==> flow/design.v <==
module control_state_machine(
	input [15:0]instruction,	 
	input clock,
	input reset,
	output logic [4:0]state		 
);
always_ff@(posedge clock) begin
	if(reset == 0) begin
		state <= 5'd0;
	end
	else begin
		case(state)
			5'd0:
				if(reset != 0) begin
					state <= 5'd1;
				end
			5'd1:
				state <= 5'd2;
			5'd2:
				if(instruction[15:11] == 5'b00000) begin
					state <= 5'd1;
				end
				else if(instruction[15:11] == 5'b01111) begin
					state <= 5'd16;
				end
				else if(instruction[15:11] == 5'b10000) begin
					if(instruction[10:9] == 2'b00) begin
						state <= 5'd7;
					end
					else if(instruction[10:9] == 2'b10) begin
						state <= 5'd6;
					end
					else if(instruction[10:9] == 2'b01) begin
						state <= 5'd8;
					end
				end
				else if(instruction[15:11] == 5'b10001 || instruction[15:11] == 5'b10010) begin
					state <= 5'd8;
				end
				else if(instruction[15] == 1'b0 && instruction[15:11] != 5'b01101 && instruction[15:11] != 5'b01110) begin
					if(instruction[10:9] == 2'b00) begin
						state <= 5'd3;
					end
					else if(instruction[10:9] == 2'b10) begin
						state <= 5'd6;
					end
				end
				else begin
					state <= 5'd19;
				end
			5'd16:
				state <= 5'd17;
			5'd17:
				state <= 5'd18;
			5'd18:
				state <= 5'd1;
			5'd7:
				state <= 5'd21;
			5'd21:
				state <= 5'd1;
			5'd6:
				if(instruction[15:11] == 5'b10000) begin
					state <= 5'd1;
				end
				else begin
					state <= 5'd3;
				end
			5'd8:
				state <= 5'd9;
			5'd9:
				if(instruction[15:11] == 5'b10000) begin
					state <= 5'd10;
				end
				else if(instruction[15:11] == 5'b10001) begin
					state <= 5'd11;
				end
				else if(instruction[15:11] == 5'b10010) begin
					state <= 5'd12;
				end
			5'd10:
				state <= 5'd1;
			5'd11:
				state <= 5'd1;
			5'd12:
				state <= 5'd13;
			5'd13:
				state <= 5'd14;
			5'd14:
				state <= 5'd15;
			5'd15:
				state <= 5'd1;
			5'd19:
				state <= 5'd19;
			5'd3:
				state <= 5'd4;
			5'd4:
				if(instruction[15:11] == 5'b00011) begin
					state <= 5'd5;
				end
				else begin
					state <= 5'd1;
				end
			5'd5:
				state <= 5'd1;
		endcase
	end
end
endmodule 
* Step by step through the tools: control_state_machine *
What the tools print for control_state_machine, step after step.
Lines are those of the file above, counted from 1.
Operators carry their Yosys type and port widths (W data, S select, Z words).
Cell names lack the library's common part.
Not given: n/a

inputs
  design top = control_state_machine
  clock = clock
  cell library = sky130hd
  library corner = tt_025C_1v80

* Elaborated design *
Yosys after proc, flatten, opt, wreduce and memory -nomap, before mapping. Memory bits, and registers merged into a memory's read port (data or address), are not among the register bits. Print and check cells are not counted. Equal cells are merged and count once.

word-level totals
  bits in registers = 5
  latch bits = 0
  bits in writable memories = 0
  bits in read-only memories = 0
  clocked read ports x word width = 0
  memories kept = 0
  bits of input ports = 18
  output and inout port bits = 5
  elaborated cells = 59

operators by class
  $add $sub $neg = 0
  multipliers = 0
  div/mod/pow operators = 0
  magnitude comparators = 0
  equality and inequality tests = 32
  shifts and indexed selects = 0
  mux-type cells = 16
  bitwise operators = 1
  reductions and logical operators = 9

operators with widths
  cell                  number
  $pmux W5 S15          1
  $mux W5               13
  $eq A5 B4 Y1 const B  9
  $eq A5 B5 Y1 const B  8
  $eq A5 B3 Y1 const B  4
  $reduce_bool A15 Y1   1
  $eq A5 B2 Y1 const B  3
  $ne A5 B4 Y1 const B  2
  $logic_not A5 Y1      2
  $ne A8 B8 Y1 const B  1
  $ne A7 B7 Y1 const B  1
  $reduce_or A7 Y1      1
  $eq A5 B1 Y1 const B  1
  $ne A4 B4 Y1 const B  1
  $reduce_and A4 Y1     1
  $mux W3               1
  $logic_and A1 B1 Y1   2
  $eq A2 B1 Y1 const B  1
  $eq A2 B2 Y1 const B  1
  $logic_not A2 Y1      1
  $mux W2               1
  $logic_or A1 B1 Y1    1
  $not A1 Y1            1

* Longest topological paths *
Yosys ltp: most cells in a row. Word level: on the elaborated netlist, between registers, memories and ports. Mapped: between sequential cells and ports; inverters and the memories' decode and read muxes count.

depth
  depth after elaboration = 9
  ABC_AREA = 1
  mapped depth = 13
  mapped depth without buffers = 12

* After synthesis *
Yosys stat after the flow's synthesis: flattened, memories mapped to cells. It holds for the ABC_AREA given above (unset counts as 0); a run with the other value may have another netlist.

synthesis totals
  cells in the netlist = 154
  synthesis area = 795.8 um2
  sequential area = 100.1 um2
  flip-flops = 5
  buffers = 2

cell types
  cell       number  area in all (um2)
  nand2_1    50      187.68
  dfxtp_1    5       100.096
  nor2_1     24      90.086
  nand3_1    16      80.077
  inv_1      17      63.811
  a21oi_1    7       35.034
  nand4_1    5       31.28
  nor2_2     5       31.28
  ha_1       2       25.024
  nand2_2    4       25.024
  nand3_2    2       20.019
  inv_2      4       15.014
  nor3_1     3       15.014
  o211ai_1   2       15.014
  buf_6      1       11.261
  nor3_2     1       10.01
  o21ai_0    2       10.01
  o2111ai_1  1       8.758

Not listed: further types 3, cells in them 3.

* Path before layout *
Path of least setup slack by OpenSTA after synthesis, without wires, with an ideal clock, recovery checks aside; 20% of the period is set as input and as output delay. Where synthesis merged equal registers, the netlist keeps one of their names.

timing after synthesis
  path kind = in2reg
  from = input port instruction[9]
  to = register state[3]
  clock period = 3.45 ns
  input delay = 0.690 ns
  library setup time = 0.070 ns
  time at the first pin = 0.690 ns
  arrival time = 1.628 ns
  data required time = 3.380 ns
  setup slack = 1.752 ns
  path delay = 1.008 ns
  stages on the path = 9
  path buffers = 0
  synthesis period reached = 1.698 ns

"path delay" is the arrival time less input delay plus setup time.
"stages on the path": output pins that drive a net of the path, with the launching flip-flop's if there is one; two outputs of one cell count as two.
"synthesis period reached" = period - worst setup slack (recovery checks aside). The figure is calculated, with input and output delays left at 20% of the set period.
The rows between start and end are the longest chain of elaborated cells between them; the timing report does not say that the signal goes this way. Where chains are equally long, one stands for them.
A line is the first line of the expression or statement that the cell stems from. Yosys adds cells for indexed reads and writes and turns some case tables into memories.
A register here has more assigning lines than the two given.

between the ends, after synthesis
  path through = inv_1 > ha_1 > nor2_1 > inv_1 > o21ai_0 > nand2_1 > nand3b_1 > nand3_1 > a21oi_1
  length of the longest elaborated chain = 9
  elaborated cells on any way between the ends = 17
  those cells by class = 4 x eq/ne; 11 x mux; 2 x reduce/logical

ends and longest elaborated chain, after synthesis
  element             line  text
  start: declaration  2     input [15:0]instruction,
  $eq A2 B2 Y1        44    else if(instruction[10:9] == 2'b10) begin
  $mux W5             44
  $mux W5             41    if(instruction[10:9] == 2'b00) begin
  $mux W5             40    else if(instruction[15] == 1'b0 && instruction[15:11] != 5'b01101 && instruction[15:11] != 5'b01110) begin
  $mux W5             37    else if(instruction[15:11] == 5'b10001 || instruction[15:11] == 5'b10010) begin
  $mux W5             26    else if(instruction[15:11] == 5'b10000) begin
  $mux W5             23    else if(instruction[15:11] == 5'b01111) begin
  $mux W5             20    if(instruction[15:11] == 5'b00000) begin
  $pmux W5 S15        12    case(state)
  end: assignment     9     state <= 5'd0;
  end: assignment     15    state <= 5'd1;
  end: declaration    5     output logic [4:0]state

* Timing after layout *
Path of least setup slack in the final report of record 2 (OpenROAD, finished layout, wires in). Where an end is a register, its clock arrival counts in the times.

timing post-layout
  path kind = in2reg
  from = input port instruction[14]
  to = register state[3]
  clock period = 2.78 ns
  input delay = 0.56 ns
  library setup time = 0.07 ns
  time at the first pin = 0.56 ns
  arrival time = 2.22 ns
  data required time = 2.95 ns
  setup slack = 0.72 ns
  stages on the path = 8
  path buffers = 1

The rows between start and end are the longest chain of elaborated cells between them; the timing report does not say that the signal goes this way. Where chains are equally long, one stands for them.
A register here has more assigning lines than the two given.

between the ends, post-layout
  path through = clkdlybuf4s50_1 > nor2_1 > nand4_1 > o21ai_0 > nand2_1 > nand3b_1 > nand3_1 > a21oi_1
  length of the longest elaborated chain = 9
  elaborated cells on any way between the ends = 23
  those cells by class = 9 x eq/ne; 9 x mux; 5 x reduce/logical

ends and longest elaborated chain, post-layout
  element                           line  text
  start: declaration                2     input [15:0]instruction,
  $ne A5 B4 Y1                      40    else if(instruction[15] == 1'b0 && instruction[15:11] != 5'b01101 && instruction[15:11] != 5'b01110) begin
  $logic_and A1 B1 Y1 (2 in a row)  40
  $mux W5                           40
  $mux W5                           37    else if(instruction[15:11] == 5'b10001 || instruction[15:11] == 5'b10010) begin
  $mux W5                           26    else if(instruction[15:11] == 5'b10000) begin
  $mux W5                           23    else if(instruction[15:11] == 5'b01111) begin
  $mux W5                           20    if(instruction[15:11] == 5'b00000) begin
  $pmux W5 S15                      12    case(state)
  end: assignment                   9     state <= 5'd0;
  end: assignment                   15    state <= 5'd1;
  end: declaration                  5     output logic [4:0]state

FLOW RESULTS
============

Flow measurements of control_state_machine on sky130hd: 2 stored runs with different settings, listed in no order. Input and output delays are each 20% of the period that was set; the output load is 0.01 pF.
"achieved clock period (ns)" is the run's clock period less its worst setup slack. It is reckoned from that one timing run; input and output delays stay at 20% of the period that was set.
"worst setup path time (ns)": the worst setup path's part of the clock period (all of it between registers, 20% less for each end at a port) less its slack. A launch clock that arrives late makes it longer, a capture clock that arrives late makes it shorter.
"finish__power__total" rests on the timing tool's default activity at the inputs, not on a simulated workload.

settings of record 1
{
  "period_ns": 1.89,
  "CORE_UTILIZATION": 52,
  "SETUP_SLACK_MARGIN": -0.08,
  "CORE_ASPECT_RATIO": 1.9,
  "CORE_MARGIN": 7,
  "CELL_PAD_IN_SITES_GLOBAL_PLACEMENT": 1,
  "CELL_PAD_IN_SITES_DETAIL_PLACEMENT": 1,
  "TNS_END_PERCENT": 50,
  "GPL_TIMING_DRIVEN": 0,
  "CTS_CLUSTER_SIZE": 69,
  "SLEW_MARGIN": 15,
  "MAX_ROUTING_LAYER": "met5",
  "CAP_MARGIN": 20
}
report of record 1: did not finish, floorplan, PDN-0185

settings of record 2
{
  "period_ns": 2.78,
  "CORE_UTILIZATION": 57,
  "PLACE_DENSITY_LB_ADDON": 0.12,
  "TNS_END_PERCENT": 80,
  "ABC_AREA": 1,
  "SLEW_MARGIN": 15,
  "MIN_ROUTING_LAYER": "met2",
  "CAP_MARGIN": 20,
  "CORE_MARGIN": 2
}
report of record 2
yosys chip area after synthesis (um^2): 795.8
finish__design__die__area: 1711.1
finish__design__instance__area__stdcell: 952.2
finish__design__instance__utilization: 0.7317
finish__timing__setup__ws: 0.724
finish__timing__setup__tns: 0.000
finish__timing__hold__ws: 0.559
finish__power__total: 6.648e-04
achieved clock period (ns): 2.056
worst setup path time (ns): 1.50
worst setup path kind: in2reg
